==> flow/design.v <==
module pts(datain0,datain1,datain2,datain3,datain4,datain5,datain6,datain7,datain8,datain9,datain10,datain11,datain12,datain13,datain14,datain15,datain16,datain17,datain18,datain19,dataout,clk,load,out);
input [24:0] datain0;
input [24:0] datain1;
input [24:0] datain2;
input [24:0] datain3;
input [24:0] datain4;
input [24:0] datain5;
input [24:0] datain6;
input [24:0] datain7;
input [24:0] datain8;
input [24:0] datain9;
input [24:0] datain10;
input [24:0] datain11;
input [24:0] datain12;
input [24:0] datain13;
input [24:0] datain14;
input [24:0] datain15;
input [24:0] datain16;
input [24:0] datain17;
input [24:0] datain18;
input [24:0] datain19;
input load,out;
input clk;
output reg[24:0] dataout;
reg[24:0]data_buffer[19:0];
reg[4:0]i;
always@(posedge clk)
begin
if(load==1)
begin
data_buffer[0]<=datain0;
data_buffer[1]<=datain1;
data_buffer[2]<=datain2;
data_buffer[3]<=datain3;
data_buffer[4]<=datain4;
data_buffer[5]<=datain5;
data_buffer[6]<=datain6;
data_buffer[7]<=datain7;
data_buffer[8]<=datain8;
data_buffer[9]<=datain9;
data_buffer[10]<=datain10;
data_buffer[11]<=datain11;
data_buffer[12]<=datain12;
data_buffer[13]<=datain13;
data_buffer[14]<=datain14;
data_buffer[15]<=datain15;
data_buffer[16]<=datain16;
data_buffer[17]<=datain17;
data_buffer[18]<=datain18;
data_buffer[19]<=datain19;
i=0;
end
if(load==0&&out==1)
begin
if (i<20)
begin
dataout<=data_buffer[i];
i<=i+1;
end
end
end
endmodule
**Tool chain data of pts**

Tool output for the design above, in the order of the flow.
Lines are those of the file above, counted from 1.
Operators carry their Yosys type and port widths (W data, S select, Z words).
Library cell names are shortened.
A cell with n/a has no value.

- Top module: pts
- Clock: clk
- Library: sky130hd
- Library corner: tt_025C_1v80

**After elaboration**

Yosys after proc, flatten, opt, wreduce and memory -nomap, before mapping. Print and check cells are not counted. Equal cells are merged and count once.

- Flip-flop bits (word level): 530
- Bits of input ports: 503
- Output and inout bits: 25
- Cells after elaboration: 51

- $add $sub $neg: 1
- $lt $le $gt $ge: 1
- Equality and inequality tests: 19
- Multiplexer cells: 4
- Bitwise operators: 1
- Reduce/logical cells: 3

Operators by type and width:

| kind | count |
|---|---|
| $pmux W25 S20 | 1 |
| $eq A5 B4 Y1 const B | 8 |
| $eq A5 B3 Y1 const B | 4 |
| $eq A5 B5 Y1 const B | 4 |
| $mux W5 | 3 |
| $eq A5 B2 Y1 const B | 2 |
| $add A5 B1 Y5 const B | 1 |
| $eq A5 B1 Y1 const B | 1 |
| $lt A5 B5 Y1 const B | 1 |
| $logic_not A5 Y1 | 1 |
| $reduce_and A2 Y1 | 1 |
| $logic_and A1 B1 Y1 | 1 |
| $not A1 Y1 | 1 |

**Longest topological paths**

Yosys ltp: most cells in a row. Word level: on the elaborated netlist, between registers, memories and ports. Mapped: between sequential cells and ports; inverters and the memories' decode and read muxes count.

- Word-level depth: 4
- ABC_AREA: 1
- Depth in mapped cells: 13
- Gate-level depth less buffers: 11

**Synthesis result**

The flow's flattened synthesis, as Yosys stat reports it; memories are mapped. The netlist is that of the ABC_AREA named above (0 if unset); the other value can give another one.

Cells by type:

| cell type | count | total area (um^2) |
|---|---|---|
| edfxtp_1 | 525 | 1.58E+04 |
| nand3_1 | 339 | 1.7E+03 |
| nand2_1 | 344 | 1.29E+03 |
| nor2_1 | 178 | 668.141 |
| nand4_1 | 69 | 431.664 |
| buf_2 | 55 | 275.264 |
| inv_1 | 52 | 195.187 |
| dfxtp_1 | 5 | 100.096 |
| clkbuf_1 | 18 | 67.565 |
| nor2_4 | 5 | 56.304 |
| and3_1 | 8 | 50.048 |
| buf_4 | 6 | 45.043 |
| nor2_2 | 7 | 43.792 |
| nand2_2 | 6 | 37.536 |
| nand3_2 | 3 | 30.029 |
| buf_1 | 6 | 22.522 |
| buf_6 | 2 | 22.522 |
| inv_2 | 5 | 18.768 |

Not listed: further types 10, cells in them 13.

- Standard cells after synthesis: 1646
- Cell area after synthesis: 20905.0 um^2
- Sequential part of the area: 15865.2 um^2
- Flip-flops: 530
- Buffer cells: 87

**Path before layout**

Path of least setup slack by OpenSTA after synthesis, without wires, with an ideal clock, recovery checks aside; 20% of the period is set as input and as output delay. Where synthesis merged equal registers, the netlist keeps one of their names.

- Path type: input to register
- Start: in load
- End: reg i[0]
- Period: 3.99 ns
- External input delay: 0.798 ns
- Setup time: 0.118 ns
- Launch time at the first pin: 0.798 ns
- Data arrival time: 2.740 ns
- Data required time: 3.872 ns
- Path slack: 1.132 ns
- Delay of the path: 2.060 ns
- Stages on the path: 10
- Path buffers: 1
- Synthesis period reached: 2.858 ns

"delay of the path" is the arrival time less input delay plus setup time.
"stages on the path": output pins that drive a net of the path, with the launching flip-flop's if there is one; two outputs of one cell count as two.
"synthesis period reached" is the clock period less the worst setup slack; recovery checks do not enter. This is arithmetic on one report: input and output delays are still those of the set period (20% each).
Between the ends stands the longest chain of elaborated cells between them, by number of cells; it is not shown to be the way that was timed. Of several equally long chains one is given.
Each line given opens the expression or statement behind the cell; cells for indexed reads and writes are added by Yosys, which also makes memories of some case tables.

- Cell sequence: inv_2 buf_6 nand2_2 nand2_2 nand2_1 inv_1 nor2_1 nand2_1 o21ai_0 inv_1
- Length of the longest elaborated chain: 4
- Elaborated cells on any way between the ends: 7
- RTL lines with such cells: 4
- Classes of those cells: add/sub: 1; compare: 1; mux: 3; logic: 1; reduce/logical: 1

Ends and longest elaborated chain, post-synthesis:

| element | line | RTL |
|---|---|---|
| from (decl) | 22 | `input load,out;` |
| $mux W5 | 29 | `if(load==1)` |
| $add A5 B1 Y5 | 58 | `i<=i+1;` |
| $mux W5 | 55 | `if (i<20)` |
| $mux W5 | 53 | `if(load==0&&out==1)` |
| to (assign) | 51 | `i=0;` |
| to (assign) | 58 |  |
| to (decl) | 26 | `reg[4:0]i;` |

Module pts, platform sky130hd: 2 stored runs of the flow (Yosys, OpenROAD) with differing settings, in no particular order. Input and output delays are each 20% of the period that was set; the output load is 0.01 pF.

### Run 1

Settings: `period_ns=2.65`, `CORE_UTILIZATION=55`, `PLACE_DENSITY_LB_ADDON=0.15`, `HOLD_SLACK_MARGIN=0.04`, `CELL_PAD_IN_SITES_DETAIL_PLACEMENT=2`, `TNS_END_PERCENT=70`, `ABC_AREA=1`, `GPL_TIMING_DRIVEN=0`, `CTS_CLUSTER_SIZE=82`, `CTS_CLUSTER_DIAMETER=350`, `SLEW_MARGIN=35`, `MAX_ROUTING_LAYER=met5`, `CAP_MARGIN=20`, `CORE_MARGIN=2`

Incomplete, placement halted on a tool error.

### Run 2

Settings: `period_ns=1.85`, `CORE_UTILIZATION=55`, `PLACE_DENSITY_LB_ADDON=0.0`, `CELL_PAD_IN_SITES_GLOBAL_PLACEMENT=3`, `CELL_PAD_IN_SITES_DETAIL_PLACEMENT=2`, `ABC_AREA=0`, `GPL_TIMING_DRIVEN=0`, `GPL_ROUTABILITY_DRIVEN=0`, `CTS_CLUSTER_SIZE=53`, `CAP_MARGIN=30`, `MIN_ROUTING_LAYER=met1`, `CORE_MARGIN=2`, `SLEW_MARGIN=20`

Incomplete, placement halted on FLW-0024.
